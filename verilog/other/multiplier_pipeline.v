==> flow/design.v <==
`timescale 1ns/1ps
module mult_piped_8x8_2sC (a, b, clk, reset, y);
input[7:0] a,b;
input clk,reset;
output[15:0] y;
reg[7:0] aR[8:0];
reg[7:0] bR[8:0];
reg[15:0] yR[8:0];
always @ (posedge clk)  
  begin
   aR[7] = aR[6];  
   bR[7] = bR[6];
   yR[7] = yR[6];
   aR[6] = aR[5];
   bR[6] = bR[5];
   yR[6] = yR[5];
   aR[5] = aR[4];
   bR[5] = bR[4];
   yR[5] = yR[4];
   aR[4] = aR[3];
   bR[4] = bR[3];
   yR[4] = yR[3];
   aR[3] = aR[2];
   bR[3] = bR[2];
   yR[3] = yR[2];
   aR[2] = aR[1];
   bR[2] = bR[1];
   yR[2] = yR[1];
   aR[1] = aR[0];
   bR[1] = bR[0];
   yR[1] = yR[0];
   aR[0] = a;
   bR[0] = b;
   yR[0] = multiply_8x8_2sC (aR[0],bR[0]);
  end
function[15:0] multiply_8x8_2sC;
input[7:0] a,b;
reg[7:0] a_mag,b_mag;
reg[14:0] y_mag;
reg[14:0] y_neg;
begin
  case (a[7])
   0: a_mag = a[6:0];
   1: a_mag = 128 - a[6:0];         
  endcase
  case (b[7])
    0: b_mag = b[6:0];
    1: b_mag = 128 - b[6:0];
  endcase
  y_mag = a_mag * b_mag;             
  if ((a[7] ^ b[7]) & (y_mag != 0))  
  begin
    y_neg = 32768 - y_mag[13:0];     
    multiply_8x8_2sC = {1'b1,y_neg};
  end
  else
   multiply_8x8_2sC = y_mag;
end
endfunction
assign y = yR[7];
endmodule
## Step by step through the tools: mult_piped_8x8_2sC

What the tools print for mult_piped_8x8_2sC, step after step.
Line numbers count from 1 in the design file above.
Operators carry their Yosys type and port widths (W data, S select, Z words).
Library cell names are shortened.
Not given: -

| set-up | value |
|---|---|
| design top | mult_piped_8x8_2sC |
| clock | clk |
| cell library | sky130hd |
| library corner | tt_025C_1v80 |

## Word level

Yosys after proc, flatten, opt, wreduce and memory -nomap, before mapping. Enables and synchronous resets that opt folds into registers are not counted as muxes. Print and check cells are not counted. Equal cells are merged and count once.

| operators by class | value |
|---|---|
| bitwise logic cells | 4 |
| reduce/logical cells | 1 |
| add/subtract/negate cells | 3 |
| muxes and demuxes | 3 |
| multiply operators | 1 |

Operators by type and width:

| kind | count |
|---|---|
| $mul A8 B8 Y15 | 1 |
| $pmux W8 S2 | 2 |
| $sub A8 B7 Y8 const A | 2 |
| $mux W16 | 1 |
| $sub A1 B14 Y15 const A | 1 |
| $reduce_bool A15 Y1 | 1 |
| $not A1 Y1 | 2 |
| $and A1 B1 Y1 | 1 |
| $xor A1 B1 Y1 | 1 |

| word-level totals | value |
|---|---|
| output and inout port bits | 16 |
| bits in registers | 128 |

## Depth

Longest topological path by Yosys (ltp), each cell counted once; first at word level (registers and memories cut), then after technology mapping (sequential cells cut; the memories' decode and read muxes count).

| depth | value |
|---|---|
| word-level depth | 6 |
| ABC_AREA | 1 |
| gate-level depth with buffers | 31 |
| gate-level depth less buffers | 31 |

## Mapped cells and area

Source: synth_stat.txt of the flow (Yosys; design flattened, memories mapped). It holds for the ABC_AREA given above (unset counts as 0); a run with the other value may have another netlist.
The area totals of this step are shown rounded.

Cells by type:

| cell type | count | area in all (sq um) |
|---|---|---|
| dfxtp_1 | 128 | 2.56E+03 |
| fa_1 | 35 | 700.672 |
| nand2_1 | 160 | 600.576 |
| ha_1 | 37 | 462.944 |
| inv_1 | 105 | 394.128 |
| nor2_1 | 45 | 168.912 |
| xor2_1 | 18 | 157.651 |
| nand3_1 | 25 | 125.12 |
| nand4_1 | 10 | 62.56 |
| inv_2 | 11 | 41.29 |
| nand3_2 | 4 | 40.038 |
| nor2_2 | 6 | 37.536 |
| o21ai_0 | 7 | 35.034 |
| nand2_4 | 3 | 33.782 |
| nand2_2 | 5 | 31.28 |
| a21oi_1 | 6 | 30.029 |
| nand3b_1 | 4 | 30.029 |
| xnor2_1 | 3 | 26.275 |

Other cell types: 11; their cells: 15.

| synthesis totals | value |
|---|---|
| buffers | 2 |
| flip-flop cells | 128 |
| sequential part of the area | 2560 sq um |
| chip area (Yosys) | 5660 sq um |
| mapped cells | 627 |

## Timing after synthesis

Source: OpenSTA report_checks on the synthesized netlist (no wires, ideal clock, input and output delay 20% of the period each), path of least setup slack; recovery checks are left aside. Register names are those of the netlist, which keeps one name where synthesis merged equal registers.

| timing after synthesis | value |
|---|---|
| kind | input to register |
| from | input port a[0] |
| to | register yR[0][11] |
| arrival | 6437 ps |
| stages on the path | 27 |
| path slack | 2700 ps |
| period | 9250 ps |
| path delay | 4699 ps |
| data required time | 9138 ps |
| library setup time | 112 ps |
| synthesis period reached | 6550 ps |

"path delay" = arrival - input delay + setup time.
"stages on the path": output pins that drive a net of the path, with the launching flip-flop's if there is one; two outputs of one cell count as two.
"synthesis period reached" = period - worst setup slack (recovery checks aside). The figure is calculated, with input and output delays left at 20% of the set period.
The rows between start and end are the longest chain of elaborated cells between them; the timing report does not say that the signal goes this way. Where chains are equally long, one stands for them.
A line is the first line of the expression or statement that the cell stems from. Yosys adds cells for indexed reads and writes and turns some case tables into memories.

| between the ends, after synthesis | value |
|---|---|
| cell sequence | inv_2 > ha_1 > inv_1 > nor3_1 > or2_2 > xor2_1 > nand2_1 > fa_1 > fa_1 > fa_1 > fa_1 > inv_1 > ha_1 > nand2_1 > inv_2 > nand2_1 > nand2_1 > nand2_1 > nand3_1 > nand2_1 > nand2_1 > nor2_2 > nand3_2 > nor2_2 > nor2_2 > nand2_1 > nand2_1 |
| cells in the longest elaborated chain | 6 |
| elaborated cells between the ends (all ways) | 7 |

RTL lines, path after synthesis:

| element | RTL line | source |
|---|---|---|
| from (decl) | 3 | `input[7:0] a,b;` |
| $sub A8 B7 Y8 | 44 | `1: a_mag = 128 - a[6:0];` |
| $pmux W8 S2 | 42 | `case (a[7])` |
| $mul A8 B8 Y15 | 50 | `y_mag = a_mag * b_mag;` |
| $reduce_bool A15 Y1 | 51 | `if ((a[7] ^ b[7]) & (y_mag != 0))` |
| $and A1 B1 Y1 | 51 |  |
| $mux W16 | 51 |  |
| to (assign) | 34 | `yR[0] = multiply_8x8_2sC (aR[0],bR[0]);` |
| to (decl) | 8 | `reg[15:0] yR[8:0];` |

## Worst path after layout

From the final timing report of flow run 1: the path of least setup slack in the routed layout; clock arrival at registers is part of the times.
The report prints the path's times to 10 ps; the period is as set.

| timing after layout | value |
|---|---|
| kind | input to register |
| from | input port a[0] |
| to | register yR[0][10] |
| path slack | 3660 ps |
| data required time | 12370 ps |
| library setup time | 110 ps |
| arrival | 8720 ps |
| stages on the path | 27 |
| period | 12100 ps |

The rows between start and end are the longest chain of elaborated cells between them; the timing report does not say that the signal goes this way. Where chains are equally long, one stands for them.

| between the ends, after layout | value |
|---|---|
| cell sequence | clkdlybuf4s50_1 > inv_2 > ha_1 > inv_1 > nor3_1 > or2_2 > xor2_1 > nand2_1 > fa_1 > fa_1 > fa_1 > fa_1 > inv_1 > ha_1 > nand2_1 > nor2_1 > nand2_1 > nand3_1 > nand2_1 > nand2_1 > nand2_1 > nor2_4 > nand3_2 > nor2_2 > nor2_2 > nand2_1 > nand2_1 |
| cells in the longest elaborated chain | 6 |
| elaborated cells between the ends (all ways) | 7 |

RTL lines, path after layout:

| element | RTL line | source |
|---|---|---|
| from (decl) | 3 | `input[7:0] a,b;` |
| $sub A8 B7 Y8 | 44 | `1: a_mag = 128 - a[6:0];` |
| $pmux W8 S2 | 42 | `case (a[7])` |
| $mul A8 B8 Y15 | 50 | `y_mag = a_mag * b_mag;` |
| $reduce_bool A15 Y1 | 51 | `if ((a[7] ^ b[7]) & (y_mag != 0))` |
| $and A1 B1 Y1 | 51 |  |
| $mux W16 | 51 |  |
| to (assign) | 34 | `yR[0] = multiply_8x8_2sC (aR[0],bR[0]);` |
| to (decl) | 8 | `reg[15:0] yR[8:0];` |

Subject: mult_piped_8x8_2sC on sky130hd, stored results

Hello all,

Flow measurements of mult_piped_8x8_2sC on sky130hd: 2 stored runs with different settings, listed in no order. Input and output delays are each 20% of the period that was set; the output load is 0.01 pF.
"achieved period": clock period set for the run, less the worst setup slack. It is reckoned from that one timing run; input and output delays stay at 20% of the period that was set.
By "worst setup path time" is meant the share of the clock period that the worst setup path is allowed (20% is reserved at inputs, 20% at outputs), minus its slack. Clock arrival times at its registers enter into it.
By "overall power" is meant OpenSTA's value without simulated activity: inputs other than the clock are taken to toggle once in ten clock periods, and the tool carries that through the logic.
"worst setup path time" is given in steps of 10 ps.
The results are shown rounded.

#### Flow run 1

| setting | value |
|---|---|
| period_ns | `12.1` |
| CORE_UTILIZATION | `27` |
| SETUP_SLACK_MARGIN | `-1.17` |
| PLACE_DENSITY | `0.8` |
| HOLD_SLACK_MARGIN | `0.01` |
| CORE_MARGIN | `5` |
| CELL_PAD_IN_SITES_DETAIL_PLACEMENT | `1` |
| ABC_AREA | `1` |
| GPL_TIMING_DRIVEN | `0` |
| GPL_ROUTABILITY_DRIVEN | `1` |
| CTS_CLUSTER_DIAMETER | `234` |
| CAP_MARGIN | `25` |
| MAX_ROUTING_LAYER | `met5` |
| SLEW_MARGIN | `20` |

| result | value |
|---|---|
| utilization in the final report | 33.0% |
| worst setup path time | 6020 ps |
| kind of the worst setup path | input to register |
| total die area | 24000 sq um |
| synthesis area | 5660 sq um |
| standard-cell area after layout | 6880 sq um |
| setup TNS | 0 ps |
| achieved period | 8444 ps |
| overall power | 1.83 mW |
| worst setup slack after layout | 3660 ps |
| worst hold slack after layout | 318 ps |

#### Flow run 2

| setting | value |
|---|---|
| period_ns | `7.82` |
| CORE_UTILIZATION | `36` |
| SETUP_SLACK_MARGIN | `0.91` |
| PLACE_DENSITY_LB_ADDON | `0.19` |
| CORE_ASPECT_RATIO | `1.07` |
| CORE_MARGIN | `3` |
| CTS_CLUSTER_DIAMETER | `365` |
| MIN_ROUTING_LAYER | `met2` |
| MAX_ROUTING_LAYER | `met5` |
| CAP_MARGIN | `20` |
| SLEW_MARGIN | `20` |

| result | value |
|---|---|
| utilization in the final report | 51.2% |
| worst setup path time | 5180 ps |
| kind of the worst setup path | input to register |
| total die area | 16600 sq um |
| synthesis area | 5420 sq um |
| standard-cell area after layout | 7420 sq um |
| setup TNS | 0 ps |
| achieved period | 6747 ps |
| overall power | 3.36 mW |
| worst setup slack after layout | 1070 ps |
| worst hold slack after layout | 321 ps |

Thanks
